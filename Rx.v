==> flow/design.v <==
`timescale 1ns / 1ps
module Rx(input dato_in,	
			input tick_in,
			output reg [7:0] dato_out,
			output reg rx_done_tick
    );
	localparam [3:0] IDLE = 4'b0001,
						  START = 4'b0010,
						  DATA = 4'b0100,
						  STOP = 4'b1000;
	reg [7:0] shift;				  
	reg [3:0] estado_actual, estado_siguiente;
	reg [3:0] tickCounter;  
	reg [3:0] dataCounter;  
	reg cambioEstado;
	initial dato_out = 0;
	initial rx_done_tick = 0;
	initial estado_actual = IDLE;
	initial estado_siguiente = IDLE;  
	always@ (posedge tick_in)  
	begin
		case(estado_actual)
			IDLE:
				begin
					cambioEstado = 0;
					tickCounter = 0;
					dataCounter = 0;
					rx_done_tick = 0;
					if(dato_in == 0)
						begin
							estado_actual = START;  
						end
					else
						begin
							estado_actual = IDLE;  
						end
				end
			START:
				begin
					shift = 0;
					dataCounter = 0;  
					if(tickCounter == 7)  
						begin
							tickCounter = 0;
							estado_actual = DATA;  
						end
					else
						begin
							tickCounter = tickCounter +1;
							estado_actual = START;  
						end
				end
			DATA:
				begin
					if(tickCounter == 15)
						begin
							shift = shift >> 1;
							shift = {dato_in, shift[7-1:0]};
							dataCounter = dataCounter + 1;
							tickCounter = 0;
						end
					else
						begin
							tickCounter = tickCounter +1;
							shift = shift;
							dataCounter = dataCounter;
						end
					if (dataCounter == 7+1)  
						begin
							estado_actual = STOP;  
						end
					else
						begin
							estado_actual = DATA;  
						end
				end
			STOP:
				begin
					if(tickCounter == 15)
						begin
							if(cambioEstado == 1)
								estado_actual = IDLE;
							cambioEstado = 1;
							rx_done_tick = 1;
							dato_out = shift;
							tickCounter = 0;
						end
					else
						begin
							tickCounter = tickCounter +1;
						end
				end
			default:
				begin
					estado_actual = IDLE;
					tickCounter = 0;
				end
		endcase
	end 
endmodule
Reports on Rx
Tool output for the design above, in the order of the flow.
Line numbers count from 1 in the design file above.
Cell names lack the library's common part.
A cell with n/a has no value.
- design top: Rx
- clock: tick_in
- standard-cell library: sky130hd
- corner: tt_025C_1v80

Elaborated design
Source: Yosys, flattened and elaborated, memories not mapped. Widths are those after wreduce. Registers that Yosys merges into a memory's read port (data or address) are not register bits. Print and check cells do not count.
- add/sub/neg operators: 2
- eq/ne operators at 10
- mux-type cells: 16
- reduce/logical cells: 9
- operators by type and width (kind ; count):
    4-bit 2-to-1 mux ; 7
    8-bit case mux with 2-bit select ; 1
    4-bit case mux with 4-bit select ; 1
    4-bit case mux with 2-bit select ; 2
    4-bit == test with constant B ; 3
    2-bit AND reduction ; 4
    4-bit by 1-bit adder with 4-bit output with constant B ; 2
    4-bit by 3-bit == test with 1-bit output with constant B ; 2
    8-bit 2-to-1 mux ; 1
    2-bit != test with constant B ; 3
    2-bit nonzero test ; 3
    2-bit OR reduction ; 2
    4-bit by 1-bit == test with 1-bit output with constant B ; 1
    4-bit by 2-bit == test with 1-bit output with constant B ; 1
    3-bit 2-to-1 mux ; 1
    1-bit case mux with 2-bit select ; 1
    2-bit 2-to-1 mux ; 1
    1-bit 2-to-1 mux ; 1
- noted register bits: 30
- input port bits at 2
- noted output and inout bits: 9
- elaborated cells: 44

Depth
Longest topological path by Yosys (ltp), each cell counted once; first at word level (registers and memories cut), then after technology mapping (sequential cells cut; the memories' decode and read muxes count).
- noted depth after elaboration: 6
- noted ABC_AREA: 0
- noted mapped depth: 6
- gate-level depth less buffers at 5

Netlist
The flow's flattened synthesis, as Yosys stat reports it; memories are mapped. The netlist is that of the ABC_AREA named above (0 if unset); the other value can give another one.
Totals and module areas in this step are rounded.
- cell types (cell type ; count ; total area (µm²)):
    edfxtp_1 ; 26 ; 780.749
    dfxtp_1 ; 4 ; 80.077
    and3_2 ; 8 ; 60.058
    buf_6 ; 4 ; 45.043
    nor2_1 ; 11 ; 41.29
    xor2_1 ; 4 ; 35.034
    nor3_1 ; 6 ; 30.029
    xnor2_1 ; 3 ; 26.275
    a21oi_1 ; 5 ; 25.024
    ha_1 ; 2 ; 25.024
    nand2_1 ; 6 ; 22.522
    nor3b_1 ; 3 ; 22.522
    nor2_8 ; 1 ; 20.019
    nor2b_1 ; 3 ; 18.768
    and3b_1 ; 2 ; 17.517
    nand3_1 ; 3 ; 15.014
    o21bai_1 ; 2 ; 15.014
    nor2b_4 ; 1 ; 13.763
Other cell types: 18; their cells: 20.
- noted cell count: 114
- noted cell area after synthesis: 1400 µm²
- noted sequential part of the area: 860 µm²
- noted flip-flops: 30
- buffer cells at 6

Path before layout
Path of least setup slack by OpenSTA after synthesis, without wires, with an ideal clock, recovery checks aside; 20% of the period is set as input and as output delay. Where synthesis merged equal registers, the netlist keeps one of their names.
- path kind: register -> register
- from: register tickCounter[0]
- to: register shift[0]
- noted clock period: 2.02 ns
- library setup time: 0.383 ns
- time at the first pin at 0.000 ns
- arrival at 1.517 ns
- data required time at 1.637 ns
- noted setup slack: 0.120 ns
- noted delay of the path: 1.900 ns
- stages on the path: 6
- noted buffers on the path: 1
- noted period reached after synthesis: 1.9 ns
"delay of the path" = arrival - input delay + setup time.
"stages on the path" counts driving pins, that of a launching flip-flop among them; a cell with two outputs on the path counts twice.
"period reached after synthesis" is the clock period less the worst setup slack; recovery checks do not enter. This is arithmetic on one report: input and output delays are still those of the set period (20% each).
Between the ends stands the longest chain of elaborated cells between them, by number of cells; it is not shown to be the way that was timed. Of several equally long chains one is given.
A line is the first line of the expression or statement that the cell stems from. Yosys adds cells for indexed reads and writes and turns some case tables into memories.
At most two assigning lines are given for a register; there are more.
The path ends at the enable pin of a flip-flop; only ways to that pin are counted.
- path through: dfxtp_1 ha_1 and3_1 buf_6 a21oi_1 nor3_1
- noted length of the longest elaborated chain: 3
- noted elaborated cells on any way between the ends: 3
- those cells by class: eq/ne: 2; reduce/logical: 1
- ends and longest elaborated chain, post-synthesis (item ; RTL line ; source):
    start, declared ; 13 ; reg [3:0] tickCounter;
    start, assigned ; 49 ; tickCounter = tickCounter +1;
    start, assigned ; 64 ; tickCounter = tickCounter +1;
    4-bit == test ; 55 ; if(tickCounter == 15)
    2-bit != test ; n/a ;
    2-bit AND reduction ; n/a ;
    end, assigned ; 57 ; shift = shift >> 1;
    end, assigned ; 58 ; shift = {dato_in, shift[7-1:0]};
    end, declared ; 11 ; reg [7:0] shift;

Worst path after layout
From the final timing report of run A: the path of least setup slack in the routed layout; clock arrival at registers is part of the times.
- path kind: register -> register
- from: register tickCounter[0]
- to: register shift[0]
- noted clock period: 3.54 ns
- library setup time: 0.37 ns
- time at the first pin at 0.32 ns
- arrival at 2.22 ns
- data required time at 3.49 ns
- noted setup slack: 1.27 ns
- stages on the path: 5
- noted buffers on the path: 0
Between the ends stands the longest chain of elaborated cells between them, by number of cells; it is not shown to be the way that was timed. Of several equally long chains one is given.
At most two assigning lines are given for a register; there are more.
The path ends at the enable pin of a flip-flop; only ways to that pin are counted.
- path through: dfxtp_1 ha_1 and3_1 a21oi_1 nor3_1
- noted length of the longest elaborated chain: 3
- noted elaborated cells on any way between the ends: 3
- those cells by class: eq/ne: 2; reduce/logical: 1
- ends and longest elaborated chain, after layout (item ; RTL line ; source):
    start, declared ; 13 ; reg [3:0] tickCounter;
    start, assigned ; 49 ; tickCounter = tickCounter +1;
    start, assigned ; 64 ; tickCounter = tickCounter +1;
    4-bit == test ; 55 ; if(tickCounter == 15)
    2-bit != test ; n/a ;
    2-bit AND reduction ; n/a ;
    end, assigned ; 57 ; shift = shift >> 1;
    end, assigned ; 58 ; shift = {dato_in, shift[7-1:0]};
    end, declared ; 11 ; reg [7:0] shift;

# Flow runs of Rx

Measured results for Rx: 2 stored runs of the Yosys and OpenROAD flow on sky130hd. The settings differ; the order carries no meaning. The constraints put input and output delay at 20% of the set period each and load the outputs with 0.01 pF.
"achieved clock period" is the run's clock period less its worst setup slack. It is reckoned from that one timing run; input and output delays stay at 20% of the period that was set.
"allowed time less slack (worst setup path)": the worst setup path's part of the clock period (all of it between registers, 20% less for each end at a port) less its slack. A launch clock that arrives late makes it longer, a capture clock that arrives late makes it shorter.
"power consumption": no workload was simulated; the value follows from the tool's default switching activity.
Measured values are rounded.

Run A

==> flow/run.sh <==
#!/bin/bash
# the make line also repeats the synthesis and layout settings of config.mk as NAME=value (left out here)
make -C /OpenROAD-flow-scripts/flow DESIGN_CONFIG=/design/flow/config.mk WORK_HOME=/design/flow/orfs CLKGATE_MAP_FILE= finish
==> flow/config.mk <==
export PLATFORM = sky130hd
export DESIGN_NAME = Rx
export DESIGN_NICKNAME = Rx
export VERILOG_FILES = /design/flow/design.v
export SDC_FILE = /design/flow/constraint.sdc
export NUM_CORES = 4
export LEC_CHECK = 0
export CAP_MARGIN = 20
export CORE_ASPECT_RATIO = 1.15
export CORE_MARGIN = 3
export CORE_UTILIZATION = 58
export CTS_CLUSTER_SIZE = 29
export GPL_ROUTABILITY_DRIVEN = 1
export GPL_TIMING_DRIVEN = 1
export HOLD_SLACK_MARGIN = 0.08
export MAX_ROUTING_LAYER = met5
export MIN_ROUTING_LAYER = met1
export PLACE_DENSITY_LB_ADDON = 0.29
export SETUP_SLACK_MARGIN = 0.66
export SLEW_MARGIN = 20
export TNS_END_PERCENT = 45
==> flow/constraint.sdc <==
create_clock -name core_clock -period 3.54 [get_ports {tick_in}]
set_input_delay 0.7080 -clock core_clock [delete_from_list [all_inputs] [get_ports {tick_in}]]
set_output_delay 0.7080 -clock core_clock [all_outputs]
set_load 0.01 [all_outputs]

Measured in run A:
- die size at 3100 µm²
- worst hold slack in the final report: 0.44 ns
- allowed time less slack (worst setup path): 2.27 ns
- kind of the worst setup path: register -> register
- noted the worst setup slack after layout: 1.3 ns
- achieved clock period: 2.268 ns
- standard-cell area of the final layout: 1600 µm²
- summed negative setup slack: 0.000 ns
- noted the power consumption: 560 uW
- noted the utilization of the finished layout: 69%
- synthesis area: 1400 µm²

Run B

==> flow/run.sh <==
#!/bin/bash
# the make line also repeats the synthesis and layout settings of config.mk as NAME=value (left out here)
make -C /OpenROAD-flow-scripts/flow DESIGN_CONFIG=/design/flow/config.mk WORK_HOME=/design/flow/orfs CLKGATE_MAP_FILE= finish
==> flow/config.mk <==
export PLATFORM = sky130hd
export DESIGN_NAME = Rx
export DESIGN_NICKNAME = Rx
export VERILOG_FILES = /design/flow/design.v
export SDC_FILE = /design/flow/constraint.sdc
export NUM_CORES = 4
export LEC_CHECK = 0
export ABC_AREA = 1
export CAP_MARGIN = 20
export CELL_PAD_IN_SITES_DETAIL_PLACEMENT = 0
export CELL_PAD_IN_SITES_GLOBAL_PLACEMENT = 0
export CORE_MARGIN = 2
export CORE_UTILIZATION = 21
export MAX_ROUTING_LAYER = met5
export MIN_ROUTING_LAYER = met2
export SETUP_SLACK_MARGIN = 0.25
export SLEW_MARGIN = 20
==> flow/constraint.sdc <==
create_clock -name core_clock -period 1.28 [get_ports {tick_in}]
set_input_delay 0.2560 -clock core_clock [delete_from_list [all_inputs] [get_ports {tick_in}]]
set_output_delay 0.2560 -clock core_clock [all_outputs]
set_load 0.01 [all_outputs]

Measured in run B:
- die size at 6700 µm²
- worst hold slack in the final report: 0.42 ns
- allowed time less slack (worst setup path): 1.45 ns
- kind of the worst setup path: register -> register
- noted the worst setup slack after layout: -0.17 ns
- achieved clock period: 1.453 ns
- standard-cell area of the final layout: 2200 µm²
- summed negative setup slack: -3.1 ns
- noted the power consumption: 3700 uW
- noted the utilization of the finished layout: 37%
- synthesis area: 1300 µm²
